==> flow/design.v <==
`default_nettype none
module ServoMotor(input wire clk,          
                  input wire [7:0] pos,    
                  output reg servo);       
localparam M = 93;  
localparam N = $clog2(M);
reg [N-1:0] divcounter = 0;
reg tic = 0;
always @(posedge clk)
 tic <= (divcounter == M - 2);
always @(posedge clk)
 if (tic)
   divcounter <= 0;
 else
   divcounter <= divcounter + 1;
reg [10:0] angle_counter = 0;
wire [8:0] pose = {1'b0, pos} + 9'd46;
always @(posedge clk)
 if (tic)
   angle_counter <= angle_counter + 1;
always @(posedge clk)
 servo <= (angle_counter < {3'b00, pose});
endmodule
======== From RTL to reports: ServoMotor ========
The steps from the RTL of ServoMotor to its reports follow in flow order.
Line numbers count from 1 in the design file above.
Operators: Yosys type, input widths -> output width; for muxes data width and select width s.
Library cell names are shortened.
The mark n/a stands for no value.
design
  design top .............................. ServoMotor
  clock input ............................. clk
  library ................................. sky130hd
  library corner .......................... tt_025C_1v80

======== Word level ========
Source: Yosys, flattened and elaborated, memories not mapped. Widths are those after wreduce; folded enables and synchronous resets count as part of the registers. Registers that Yosys merges into a memory's read port (data or address) are not register bits. Print and check cells do not count. Equal cells are merged and count once.
storage and ports
  register bits ........................... 20
operators by class
  magnitude comparators ................... 1
  equality and inequality tests ........... 1
  $add $sub $neg .......................... 3
operators with widths
  operator               number
  $add 11x1->11 const B  1
  $lt 11x9->1            1
  $add 8x6->9 const B    1
  $add 7x1->7 const B    1
  $eq 7x7->1 const B     1

======== Logic depth ========
Depth = most cells in a row (Yosys ltp): at word level without a register or memory, in the mapped netlist without a sequential cell, where the memories' decode and read muxes count.
depth
  depth after elaboration ................. 2
  ABC_AREA ................................ 0
  depth in mapped cells ................... 9
  mapped depth without buffers ............ 9

======== After synthesis ========
Source: synth_stat.txt of the flow (Yosys; design flattened, memories mapped). It holds for the ABC_AREA given above (unset counts as 0); a run with the other value may have another netlist.
synthesis totals
  flip-flops .............................. 20
  mapped cells ............................ 101
  mapped area ............................. 1084.8 sq um
  sequential part of the area ............. 510.5 sq um
cell types
  cell type  number  area in all (sq um)
  edfxtp_1   11      330.317
  dfxtp_1    9       180.173
  ha_1       11      137.632
  xor2_1     9       78.826
  xnor2_1    8       70.067
  nand3_1    7       35.034
  a21oi_1    6       30.029
  o21ai_0    5       25.024
  nand2_1    6       22.522
  nor2_1     6       22.522
  nand3_2    2       20.019
  inv_1      4       15.014
  nand4_1    2       12.512
  nor4_1     2       12.512
  or3_1      2       12.512
  and4_4     1       11.261
  a2111oi_0  1       8.758
  a21boi_0   1       7.507
Other cell types: 8; their cells: 8.

======== Worst setup path after synthesis ========
Path of least setup slack by OpenSTA after synthesis, without wires, with an ideal clock, recovery checks aside; 20% of the period is set as input and as output delay. Where synthesis merged equal registers, the netlist keeps one of their names.
path after synthesis
  path type ............................... input-to-reg
  start point ............................. in pos[1]
  end point ............................... reg servo
  data arrival time ....................... 1.922 ns
  buffers on the path ..................... 0
  delay of the path ....................... 1.528 ns
  clock period ............................ 2.32 ns
  stages .................................. 9
  external input delay .................... 0.464 ns
  path slack .............................. 0.329 ns
  period reached after synthesis .......... 1.991 ns
"delay of the path" is the arrival time less input delay plus setup time.
"stages" counts driving pins, that of a launching flip-flop among them; a cell with two outputs on the path counts twice.
"period reached after synthesis" is the clock period less the worst setup slack; recovery checks do not enter. This is arithmetic on one report: input and output delays are still those of the set period (20% each).
The rows between start and end are the longest chain of elaborated cells between them; the timing report does not say that the signal goes this way. Where chains are equally long, one stands for them.
A line is the first line of the expression or statement that the cell stems from. Yosys adds cells for indexed reads and writes and turns some case tables into memories.
between the ends, after synthesis
  path through ............................ inv_1 > ha_1 > a21boi_0 > o21ai_0 > xor2_1 > ha_1 > a2111oi_0 > o21ai_0 > a21oi_1
  cells in the longest elaborated chain ... 2
  elaborated cells between the ends (all ways) .. 2
  RTL lines with such cells ............... 2
ends and longest elaborated chain, after synthesis
  item             RTL line  RTL
  start, declared  3         input wire [7:0] pos,
  $add 8x6->9      17        wire [8:0] pose = {1'b0, pos} + 9'd46;
  $lt 11x9->1      22        servo <= (angle_counter < {3'b00, pose});
  end, assigned    22
  end, declared    4         output reg servo);

======== Path in the finished layout ========
From the final timing report of job 1: the path of least setup slack in the routed layout; clock arrival at registers is part of the times.
path post-layout
  path type ............................... input-to-reg
  start point ............................. in pos[1]
  end point ............................... reg servo
  buffers on the path ..................... 1
  stages .................................. 10
  clock period ............................ 3.1 ns
  data arrival time ....................... 2.79 ns
  path slack .............................. 0.54 ns
  external input delay .................... 0.62 ns
The rows between start and end are the longest chain of elaborated cells between them; the timing report does not say that the signal goes this way. Where chains are equally long, one stands for them.
between the ends, post-layout
  path through ............................ clkdlybuf4s50_1 > inv_1 > ha_1 > a21boi_0 > o21ai_0 > xor2_1 > ha_1 > a2111oi_0 > o21ai_0 > a21oi_1
  cells in the longest elaborated chain ... 2
  elaborated cells between the ends (all ways) .. 2
  RTL lines with such cells ............... 2
ends and longest elaborated chain, post-layout
  item             RTL line  RTL
  start, declared  3         input wire [7:0] pos,
  $add 8x6->9      17        wire [8:0] pose = {1'b0, pos} + 9'd46;
  $lt 11x9->1      22        servo <= (angle_counter < {3'b00, pose});
  end, assigned    22
  end, declared    4         output reg servo);

ServoMotor through Yosys and OpenROAD on sky130hd: 2 stored runs, unordered, with their settings and measured results. The constraints put input and output delay at 20% of the set period each and load the outputs with 0.01 pF.
By "period reached" is meant the clock period of the run minus its worst setup slack. This is arithmetic on one report: input and output delays are still those of the set period (20% each).
"time on the worst setup path" means the part of the period allowed to the worst setup path (the constraints hold back 20% at inputs and 20% at outputs) less its slack; where the path has registers, the arrival times of their clocks count too.
"total power of the final layout" is the tool's figure for a default switching activity; nothing was simulated.

---- job 1 ----
settings
  period_ns = 3.1
  CORE_UTILIZATION = 39
  SETUP_SLACK_MARGIN = 0.03
  PLACE_DENSITY_LB_ADDON = 0.17
  HOLD_SLACK_MARGIN = 0.23
  CORE_MARGIN = 10
  CELL_PAD_IN_SITES_DETAIL_PLACEMENT = 1
  TNS_END_PERCENT = 70
  CTS_CLUSTER_SIZE = 43
  CTS_CLUSTER_DIAMETER = 88
  MIN_ROUTING_LAYER = met2
  CAP_MARGIN = 20
  SLEW_MARGIN = 20
results
  synthesis area .......................... 1084.8 sq um
  total die area .......................... 5291.1 sq um
  standard-cell area after layout ......... 1244.9 sq um
  post-route utilization .................. 0.459
  lowest setup slack ...................... 0.538 ns
  setup TNS ............................... 0.000 ns
  worst hold slack ........................ 0.472 ns
  total power of the final layout ......... 0.4584 mW
  period reached .......................... 2.562 ns
  time on the worst setup path ............ 1.94 ns
  type of the worst setup path ............ input-to-reg

---- job 2 ----
settings
  period_ns = 1.55
  CORE_UTILIZATION = 70
  SETUP_SLACK_MARGIN = -0.06
  PLACE_DENSITY = 0.57
  CELL_PAD_IN_SITES_GLOBAL_PLACEMENT = 0
  GPL_TIMING_DRIVEN = 0
  GPL_ROUTABILITY_DRIVEN = 0
  CTS_CLUSTER_SIZE = 57
  CTS_CLUSTER_DIAMETER = 331
  CAP_MARGIN = 20
  CORE_MARGIN = 2
  SLEW_MARGIN = 20
results
  synthesis area .......................... 1084.8 sq um
  total die area .......................... 1880.5 sq um
  standard-cell area after layout ......... 1338.8 sq um
  post-route utilization .................. 0.91
  lowest setup slack ...................... -0.036 ns
  setup TNS ............................... -0.036 ns
  worst hold slack ........................ 0.470 ns
  total power of the final layout ......... 0.9498 mW
  period reached .......................... 1.586 ns
  time on the worst setup path ............ 1.28 ns
  type of the worst setup path ............ input-to-reg
